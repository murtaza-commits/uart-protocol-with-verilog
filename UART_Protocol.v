==> flow/design.v <==
module uart_top(input  wire clk,input  wire rst,input  wire [7:0] tx_data,input  wire tx_wr_enb,input  wire rx_in,output wire tx_out,output wire [7:0] rx_data,output wire rx_rdy,output wire tx_busy);
    wire tx_enb, rx_enb;
    baud_rate_generator BRG(.clk(clk),.rst(rst),.tx_enb(tx_enb),.rx_enb(rx_enb));
    uart_tx TX(.clk(clk),.rst(rst),.wr_enb(tx_wr_enb),.enb(tx_enb),.data_in(tx_data),.tx(tx_out),.busy(tx_busy) );
    uart_rx RX(.clk(clk),.rst(rst),.enb(rx_enb),.rx(rx_in),.data_out(rx_data),.rdy(rx_rdy));
endmodule
module baud_rate_generator (input clk,input rst,output reg tx_enb,output reg rx_enb);
    reg [12:0] rx_counter; 
    reg [10:0] tx_counter; 
    always @(posedge clk or posedge rst) begin
        if (rst) begin
            tx_counter <= 0;
            rx_counter <= 0;
            tx_enb <= 0;
            rx_enb <= 0;
        end else begin
            if (tx_counter == 5208) begin
                tx_counter <= 0;
                tx_enb <= 1;
            end else begin
                tx_counter <= tx_counter + 1;
                tx_enb <= 0;
            end
            if (rx_counter == 325) begin
                rx_counter <= 0;
                rx_enb <= 1;
            end else begin
                rx_counter <= rx_counter + 1;
                rx_enb <= 0;
            end
        end
    end
endmodule
module uart_tx(input  wire clk,input  wire rst,input  wire wr_enb,input  wire enb,input  wire [7:0] data_in,output reg tx, output reg busy);
    localparam [1:0] S_IDLE  = 2'd0,
                     S_START = 2'd1,
                     S_DATA  = 2'd2,
                     S_STOP  = 2'd3;
    reg [1:0] state;
    reg [2:0] bit_index;    
    reg [7:0] data;         
    always @(posedge clk or posedge rst) begin
        if (rst) begin
            state     <= S_IDLE;
            tx        <= 1'b1;    
            busy      <= 1'b0;
            bit_index <= 3'd0;
            data      <= 8'd0;
        end else begin
            case (state)
                S_IDLE: begin
                    tx <= 1'b1;
                    busy <= 1'b0;
                    if (wr_enb) begin
                        data <= data_in;   
                        bit_index <= 3'd0;
                        state <= S_START;
                        busy <= 1'b1;
                    end
                end
                S_START: begin
                    if (enb) begin
                        tx <= 1'b0;        
                        state <= S_DATA;
                    end
                end
                S_DATA: begin
                    if (enb) begin
                        tx <= data[bit_index];   
                        if (bit_index == 3'd7)
                            state <= S_STOP;
                        else
                            bit_index <= bit_index + 1'b1;
                    end
                end
                S_STOP: begin
                    if (enb) begin
                        tx <= 1'b1;          
                        state <= S_IDLE;
                        busy <= 1'b0;
                    end
                end
            endcase
        end
    end
endmodule
module uart_rx(input  wire clk,input  wire rst,input  wire enb,input  wire rx,output reg [7:0] data_out,output reg rdy);
    localparam [2:0] IDLE  = 3'b000,
                     START = 3'b001,
                     DATA  = 3'b010,
                     STOP  = 3'b011,
                     DONE  = 3'b100;
    reg [2:0] state;
    reg [2:0] bit_index;
    reg [7:0] data;
    always @(posedge clk or posedge rst) begin
        if (rst) begin
            state     <= IDLE;
            bit_index <= 3'd0;
            rdy       <= 1'b0;
            data_out  <= 8'd0;
        end else begin
            case (state)
                IDLE: begin
                    rdy <= 1'b0;
                    if (rx == 1'b0)  
                        state <= START;
                end
                START: begin
                    if (enb) begin
                        if (rx == 1'b0)
                            state <= DATA;
                        else
                            state <= IDLE;
                    end
                end
                DATA: begin
                    if (enb) begin
                        data[bit_index] <= rx;
                        if (bit_index == 3'd7)
                            state <= STOP;
                        else
                            bit_index <= bit_index + 1;
                    end
                end
                STOP: begin
                    if (enb) begin
                        if (rx == 1'b1)
                            state <= DONE;
                        else
                            state <= IDLE;
                    end
                end
                DONE: begin
                    rdy <= 1'b1;
                    data_out <= data;
                    state <= IDLE;
                end
            endcase
        end
    end
endmodule
### Step by step through the tools: uart_top

Tool output for the design above, in the order of the flow.
Line numbers count from 1 in the design file above.
Operators carry their Yosys type and port widths (W data, S select, Z words).
Library cell names are shortened.
The mark -- stands for no value.

| set-up | value |
|---|---|
| design top | uart_top |
| clock port | clk |
| cell library | sky130hd |
| library corner | tt_025C_1v80 |

### Word level

Source: Yosys, flattened and elaborated, memories not mapped. Widths are those after wreduce. Registers that Yosys merges into a memory's read port (data or address) are not register bits. Print and check cells do not count. Equal cells are merged and count once.

| word-level totals | value |
|---|---|
| flip-flop bits (word level) | 44 |
| word-level cells | 74 |

| cells by class | value |
|---|---|
| add/subtract/negate cells | 3 |
| equality and inequality tests | 18 |
| shift-type cells | 2 |
| mux-type cells | 18 |
| bitwise logic cells | 8 |
| reduce/logical cells | 14 |

Operators with widths:

| operator | number |
|---|---|
| $mux W3 | 8 |
| $pmux W3 S5 | 1 |
| $add A13 B1 Y13 const B | 1 |
| $eq A13 B9 Y1 const B | 1 |
| $mux W13 | 1 |
| $ne A2 B2 Y1 const B | 6 |
| $reduce_and A6 Y1 | 2 |
| $eq A3 B3 Y1 const B | 3 |
| $shift A1 B4 Y8 | 1 |
| $shift A1 B4 Y8 const A | 1 |
| $reduce_and A4 Y1 | 2 |
| $and A8 B8 Y8 | 1 |
| $or A8 B8 Y8 | 1 |
| $not A8 Y8 | 1 |
| $reduce_bool A2 Y1 | 3 |
| $eq A3 B2 Y1 const B | 2 |
| $reduce_and A3 Y1 | 2 |
| $mux W2 | 3 |
| $not A1 Y1 | 5 |
| $reduce_bool A5 Y1 | 1 |
| $ne A2 B1 Y1 const B | 2 |
| $eq A2 B2 Y1 const B | 2 |
| $neg A3 Y4 | 1 |
| $reduce_bool A4 Y1 | 1 |
| $mux W1 | 4 |
| $add A3 B1 Y3 const B | 1 |
| $eq A3 B1 Y1 const B | 1 |
| $logic_not A3 Y1 | 1 |

Not listed: further kinds 4, cells in them 4.

### Logic depth

Yosys ltp: most cells in a row. Word level: on the elaborated netlist, between registers, memories and ports. Mapped: between sequential cells and ports; inverters and the memories' decode and read muxes count.

| depth | value |
|---|---|
| depth in word-level cells | 5 |
| ABC_AREA | 0 |
| depth in mapped cells | 6 |
| depth with buffers taken out | 5 |

### After synthesis

Source: synth_stat.txt of the flow (Yosys; design flattened, memories mapped). It holds for the ABC_AREA given above (unset counts as 0); a run with the other value may have another netlist.
Totals and module areas in this step are rounded.

Cell types:

| cell type | number | total area (um^2) |
|---|---|---|
| dfrtp_1 | 31 | 775.744 |
| edfxtp_1 | 8 | 240.23 |
| mux2_2 | 15 | 168.912 |
| ha_1 | 6 | 75.072 |
| xnor2_1 | 7 | 61.309 |
| dfstp_2 | 2 | 52.55 |
| xor2_1 | 5 | 43.792 |
| nand2_1 | 11 | 41.29 |
| inv_1 | 10 | 37.536 |
| nand3_1 | 7 | 35.034 |
| o2bb2ai_1 | 4 | 35.034 |
| nor2_1 | 8 | 30.029 |
| nor4b_1 | 3 | 26.275 |
| o21ai_0 | 4 | 20.019 |
| nor4_1 | 3 | 18.768 |
| a21oi_1 | 3 | 15.014 |
| clkbuf_1 | 4 | 15.014 |
| nor3_1 | 3 | 15.014 |

Not listed: further types 13, cells in them 17.

| mapped netlist | value |
|---|---|
| cells in the netlist | 151 |
| cell area after synthesis | 1830 um^2 |
| area of sequential cells | 1070 um^2 |
| mapped flip-flops | 41 |
| buffer cells | 5 |

By module: a second synthesis without flattening, with its own total; a netlist apart from the flattened one above.

| second synthesis, totals | value |
|---|---|
| cell total of the unflattened synthesis | 213 |
| area total of the unflattened synthesis | 2600 um^2 |

Rows give one instance, submodules left out.

By module:

| module | times used | cells | area (um^2) | sequential area (um^2) |
|---|---|---|---|---|
| uart_rx | 1 | 86 | 1120 | 667 |
| uart_tx | 1 | 66 | 798 | 428 |
| baud_rate_generator | 1 | 61 | 683 | 350 |
| uart_top | 1 | 0 | 0.0 | 0.0 |

### Timing after synthesis

OpenSTA on the mapped netlist: ideal clock, no wires. The path of least setup slack (recovery checks aside). Input and output delay are each 20% of the period. Register names are those of the netlist, which keeps one name where synthesis merged equal registers.

| timing path after synthesis | value |
|---|---|
| kind | register to register |
| from | register RX.bit_index[0] |
| to | register RX.data[2] |
| clock period | 1990 ps |
| setup time | 260 ps |
| arrival time | 1757 ps |
| path slack | -27 ps |
| path delay | 2017 ps |
| driving pins on the path | 7 |
| path buffers | 1 |
| synthesis period reached | 2017 ps |

"path delay" is the arrival time less input delay plus setup time.
"driving pins on the path": output pins that drive a net of the path, with the launching flip-flop's if there is one; two outputs of one cell count as two.
"synthesis period reached" = period - worst setup slack (recovery checks aside). The figure is calculated, with input and output delays left at 20% of the set period.
Between the ends stands the longest chain of elaborated cells between them, by number of cells; it is not shown to be the way that was timed. Of several equally long chains one is given.
Each line given opens the expression or statement behind the cell; cells for indexed reads and writes are added by Yosys, which also makes memories of some case tables.

| between the ends, after synthesis | value |
|---|---|
| cells stage by stage | dfrtp_1 -> clkbuf_1 -> inv_1 -> ha_1 -> xor2_1 -> nor4b_1 -> mux2_2 |
| length of the longest elaborated chain | 5 |

RTL lines, path after synthesis:

| element | line | RTL |
|---|---|---|
| start: declaration | 94 | `reg [2:0] bit_index;` |
| start: assignment | 99 | `bit_index <= 3'd0;` |
| start: assignment | 123 | `bit_index <= bit_index + 1;` |
| $neg A3 Y4 | 119 | `data[bit_index] <= rx;` |
| $shift A1 B4 Y8 | 119 |  |
| $not A8 Y8 | 119 |  |
| $and A8 B8 Y8 | 119 |  |
| $or A8 B8 Y8 | 119 |  |
| end: assignment | 119 |  |
| end: declaration | 95 | `reg [7:0] data;` |

### Timing after layout

Path of least setup slack in the final report of run 1 (OpenROAD, finished layout, wires in). Where an end is a register, its clock arrival counts in the times.
The report prints the path's times to 10 ps; the period is as set.

| timing path after layout | value |
|---|---|
| kind | register to register |
| from | register RX.bit_index[0] |
| to | register RX.data[6] |
| clock period | 1320 ps |
| setup time | 240 ps |
| arrival time | 1710 ps |
| path slack | -350 ps |
| driving pins on the path | 6 |
| path buffers | 0 |

Between the ends stands the longest chain of elaborated cells between them, by number of cells; it is not shown to be the way that was timed. Of several equally long chains one is given.

| between the ends, after layout | value |
|---|---|
| cells stage by stage | dfrtp_1 -> inv_4 -> ha_4 -> xnor2_4 -> nor4b_4 -> mux2_4 |
| length of the longest elaborated chain | 5 |

RTL lines, path after layout:

| element | line | RTL |
|---|---|---|
| start: declaration | 94 | `reg [2:0] bit_index;` |
| start: assignment | 99 | `bit_index <= 3'd0;` |
| start: assignment | 123 | `bit_index <= bit_index + 1;` |
| $neg A3 Y4 | 119 | `data[bit_index] <= rx;` |
| $shift A1 B4 Y8 | 119 |  |
| $not A8 Y8 | 119 |  |
| $and A8 B8 Y8 | 119 |  |
| $or A8 B8 Y8 | 119 |  |
| end: assignment | 119 |  |
| end: declaration | 95 | `reg [7:0] data;` |

## Implementation results

Below are 2 stored runs of the flow (Yosys, OpenROAD; platform sky130hd) on uart_top, each with its settings and what was measured, unordered. Constraints: input delay and output delay 20% of the set period each, output load 0.01 pF.
"time on the worst setup path": the worst setup path's part of the clock period (all of it between registers, 20% less for each end at a port) less its slack. A launch clock that arrives late makes it longer, a capture clock that arrives late makes it shorter.
"time on the worst setup path" is known to 10 ps.
The results are shown rounded.
A setting shown as -- is not set for that run.

| stored run | period_ns | CORE_UTILIZATION | SETUP_SLACK_MARGIN | PLACE_DENSITY_LB_ADDON | CORE_ASPECT_RATIO | CTS_CLUSTER_DIAMETER | CAP_MARGIN | MIN_ROUTING_LAYER | MAX_ROUTING_LAYER | CORE_MARGIN | SLEW_MARGIN | HOLD_SLACK_MARGIN | CELL_PAD_IN_SITES_GLOBAL_PLACEMENT | CELL_PAD_IN_SITES_DETAIL_PLACEMENT | ABC_AREA | GPL_TIMING_DRIVEN | CTS_CLUSTER_SIZE | total die area (um^2) | setup slack of the critical path (ps) | area of the standard cells in the finished layout (um^2) | chip area after synthesis (Yosys) (um^2) | total negative slack (ps) | time on the worst setup path (ps) | worst path kind |
|---|---|---|---|---|---|---|---|---|---|---|---|---|---|---|---|---|---|---|---|---|---|---|---|---|
| run 1 | 1.32 | 17 | 0.16 | 0.14 | 0.53 | 152 | 35 | met1 | met4 | 2 | 20 | -- | -- | -- | -- | -- | -- | 11600 | -348 | 2860 | 1830 | -3150 | 1670 | register to register |
| run 2 | 1.44 | 31 | 0.11 | 0.23 | -- | -- | 20 | met2 | -- | 5 | 15 | -0.02 | 2 | 0 | 0 | 0 | 51 | 7530 | -312 | 2460 | 1830 | -2200 | 1750 | register to register |
